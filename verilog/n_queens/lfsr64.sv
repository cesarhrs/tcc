==> flow/design.v <==
module lfsr64 (
    input  logic        clk,
    input  logic        rst,
    input  logic        enable,
    output logic [63:0] state
);
    always_ff @(posedge clk or posedge rst) begin
        if (rst) begin
            state <= 64'h123456789ABCDEF;   
        end else if (enable) begin
            logic feedback;
            feedback = state[63] ^ state[62] ^ state[60] ^ state[59];
            state <= {feedback, state[63:1]};
        end
    end
endmodule
---- From RTL to reports: lfsr64 ----
The steps from the RTL of lfsr64 to its reports follow in flow order.
Line numbers count from 1 in the design file above.
Operators carry their Yosys type and port widths (W data, S select, Z words).
A cell with -- has no value.
inputs
  top module .............................. lfsr64
  clock input ............................. clk
  standard-cell library ................... sky130hd
  corner .................................. tt_025C_1v80

---- After elaboration ----
Counts by Yosys on the flattened word-level netlist (proc, flatten, opt, wreduce; memories kept). Register bits leave out memories and registers merged into their read ports (data or address); mux counts leave out enables and synchronous resets folded into registers. Print and check cells are left out. Cells with the same type and inputs are merged into one.
word-level totals
  output and inout bits ................... 64
  input bits .............................. 3
  word-level cells ........................ 4
  register bits after elaboration ......... 64
operators by class
  bitwise gates (word level) .............. 3
operators with widths
  operator       count
  $xor A1 B1 Y1  3

---- Logic depth ----
Yosys ltp: most cells in a row. Word level: on the elaborated netlist, between registers, memories and ports. Mapped: between sequential cells and ports; inverters and the memories' decode and read muxes count.
depth
  depth after elaboration ................. 3
  ABC_AREA ................................ 0
  depth in mapped cells ................... 4

---- Netlist ----
Source: synth_stat.txt of the flow (Yosys; design flattened, memories mapped). It holds for the ABC_AREA given above (unset counts as 0); a run with the other value may have another netlist.
cell types
  type                       count  total area (um^2)
  sky130_fd_sc_hd__dfstp_2   32     840.806
  sky130_fd_sc_hd__dfrtp_1   32     800.768
  sky130_fd_sc_hd__mux2_2    62     698.17
  sky130_fd_sc_hd__buf_6     6      67.565
  sky130_fd_sc_hd__xor2_1    2      17.517
  sky130_fd_sc_hd__mux2i_1   1      10.01
  sky130_fd_sc_hd__buf_4     1      7.507
  sky130_fd_sc_hd__inv_1     2      7.507
  sky130_fd_sc_hd__nand2b_1  1      6.256
  sky130_fd_sc_hd__o21ai_0   1      5.005
  sky130_fd_sc_hd__nand2_1   1      3.754
synthesis totals
  standard cells after synthesis .......... 141
  area of sequential cells ................ 1,641.6 um^2
  flip-flop cells ......................... 64
  cell area after synthesis ............... 2,464.9 um^2

---- Timing after synthesis ----
OpenSTA on the mapped netlist: ideal clock, no wires. The path of least setup slack (recovery checks aside). Input and output delay are each 20% of the period. Register names are those of the netlist, which keeps one name where synthesis merged equal registers.
timing after synthesis
  kind .................................... input port to flip-flop
  from .................................... input port enable
  to ...................................... register state[12]
  external input delay .................... 0.416 ns
  delay of the path ....................... 0.753 ns
  setup time .............................. 0.125 ns
  slack ................................... 0.911 ns
  arrival time ............................ 1.044 ns
  data required time ...................... 1.955 ns
  period .................................. 2.08 ns
  stages on the path ...................... 3
  period reached after synthesis .......... 1.169 ns
"delay of the path" = arrival - input delay + setup time.
"stages on the path" counts driving pins, that of a launching flip-flop among them; a cell with two outputs on the path counts twice.
"period reached after synthesis" = period - worst setup slack (recovery checks aside). The figure is calculated, with input and output delays left at 20% of the set period.
between the ends, after synthesis
  path through ............................ sky130_fd_sc_hd__buf_4 -> sky130_fd_sc_hd__buf_6 -> sky130_fd_sc_hd__mux2_2
  length of the longest elaborated chain .. 0
  elaborated cells between the ends (all ways) .. 0
  source lines of those cells ............. 0
ends and longest elaborated chain, after synthesis
  element      line  source
  from (decl)  4     input  logic        enable,
  to (assign)  9     state <= 64'h123456789ABCDEF;
  to (assign)  13    state <= {feedback, state[63:1]};
  to (decl)    5     output logic [63:0] state

---- Path in the finished layout ----
From the final timing report of run 1: the path of least setup slack in the routed layout; clock arrival at registers is part of the times.
timing post-layout
  kind .................................... flip-flop to output port
  from .................................... register state[42]
  to ...................................... output port state[42]
  output delay ............................ 0.27 ns
  arrival time ............................ 0.96 ns
  period .................................. 1.36 ns
  stages on the path ...................... 2
  slack ................................... 0.13 ns
  data required time ...................... 1.09 ns
between the ends, post-layout
  path through ............................ sky130_fd_sc_hd__dfstp_2 -> sky130_fd_sc_hd__buf_6
  length of the longest elaborated chain .. 0
  elaborated cells between the ends (all ways) .. 0
  source lines of those cells ............. 0
ends and longest elaborated chain, post-layout
  element        line  source
  from (decl)    5     output logic [63:0] state
  from (assign)  9     state <= 64'h123456789ABCDEF;
  from (assign)  13    state <= {feedback, state[63:1]};
  to (decl)      5

Add stored flow runs of lfsr64

Settings and measured results of 2 stored flow runs for module lfsr64 (sky130hd), not sorted in any way. The constraints put input and output delay at 20% of the set period each and load the outputs with 0.01 pF.
"achieved period": clock period set for the run, less the worst setup slack. It is reckoned from that one timing run; input and output delays stay at 20% of the period that was set.
"worst setup path time" means the part of the period allowed to the worst setup path (the constraints hold back 20% at inputs and 20% at outputs) less its slack; where the path has registers, the arrival times of their clocks count too.

======== run 1 ========
==> flow/run.sh <==
#!/bin/bash
# the make line also repeats the synthesis and layout settings of config.mk as NAME=value (left out here)
make -C /OpenROAD-flow-scripts/flow DESIGN_CONFIG=/design/flow/config.mk WORK_HOME=/design/flow/orfs CLKGATE_MAP_FILE= finish
==> flow/config.mk <==
export PLATFORM = sky130hd
export DESIGN_NAME = lfsr64
export DESIGN_NICKNAME = lfsr64
export VERILOG_FILES = /design/flow/design.v
export SDC_FILE = /design/flow/constraint.sdc
export NUM_CORES = 4
export LEC_CHECK = 0
export CAP_MARGIN = 10
export CORE_ASPECT_RATIO = 1.29
export CORE_MARGIN = 2
export CORE_UTILIZATION = 23
export CTS_CLUSTER_SIZE = 26
export MIN_ROUTING_LAYER = met1
export PLACE_DENSITY_LB_ADDON = 0.06
export SETUP_SLACK_MARGIN = 0.27
export SLEW_MARGIN = 20
export TNS_END_PERCENT = 90
==> flow/constraint.sdc <==
create_clock -name core_clock -period 1.36 [get_ports {clk}]
set_input_delay 0.2720 -clock core_clock [delete_from_list [all_inputs] [get_ports {clk}]]
set_output_delay 0.2720 -clock core_clock [all_outputs]
set_load 0.01 [all_outputs]

-------- measured, run 1 --------
  standard-cell area after layout ......... 3,828.7 um^2
  area inside the die boundary ............ 11,567.7 um^2
  achieved period ......................... 1.235 ns
  setup TNS ............................... 0.000 ns
  worst setup path time ................... 0.96 ns
  worst path kind ......................... flip-flop to output port
  setup slack of the worst path ........... 0.125 ns
  utilization after layout ................ 37.0 %
  chip area after synthesis (Yosys) ....... 2,464.9 um^2

======== run 2 ========
==> flow/run.sh <==
#!/bin/bash
# the make line also repeats the synthesis and layout settings of config.mk as NAME=value (left out here)
make -C /OpenROAD-flow-scripts/flow DESIGN_CONFIG=/design/flow/config.mk WORK_HOME=/design/flow/orfs CLKGATE_MAP_FILE= finish
==> flow/config.mk <==
export PLATFORM = sky130hd
export DESIGN_NAME = lfsr64
export DESIGN_NICKNAME = lfsr64
export VERILOG_FILES = /design/flow/design.v
export SDC_FILE = /design/flow/constraint.sdc
export NUM_CORES = 4
export LEC_CHECK = 0
export ABC_AREA = 0
export CAP_MARGIN = 20
export CELL_PAD_IN_SITES_DETAIL_PLACEMENT = 0
export CORE_MARGIN = 2
export CORE_UTILIZATION = 61
export CTS_CLUSTER_DIAMETER = 88
export GPL_TIMING_DRIVEN = 1
export PLACE_DENSITY_LB_ADDON = 0.01
export SETUP_SLACK_MARGIN = 0.1
export SLEW_MARGIN = 20
export TNS_END_PERCENT = 50
==> flow/constraint.sdc <==
create_clock -name core_clock -period 1.49 [get_ports {clk}]
set_input_delay 0.2980 -clock core_clock [delete_from_list [all_inputs] [get_ports {clk}]]
set_output_delay 0.2980 -clock core_clock [all_outputs]
set_load 0.01 [all_outputs]

-------- measured, run 2 --------
  utilization after layout ................ 81.4 %
  achieved period ......................... 1.374 ns
  chip area after synthesis (Yosys) ....... 2,464.9 um^2
  setup slack of the worst path ........... 0.116 ns
  setup TNS ............................... 0.000 ns
  area inside the die boundary ............ 4,565.0 um^2
  worst setup path time ................... 1.08 ns
  worst path kind ......................... flip-flop to output port
  standard-cell area after layout ......... 3,208.1 um^2
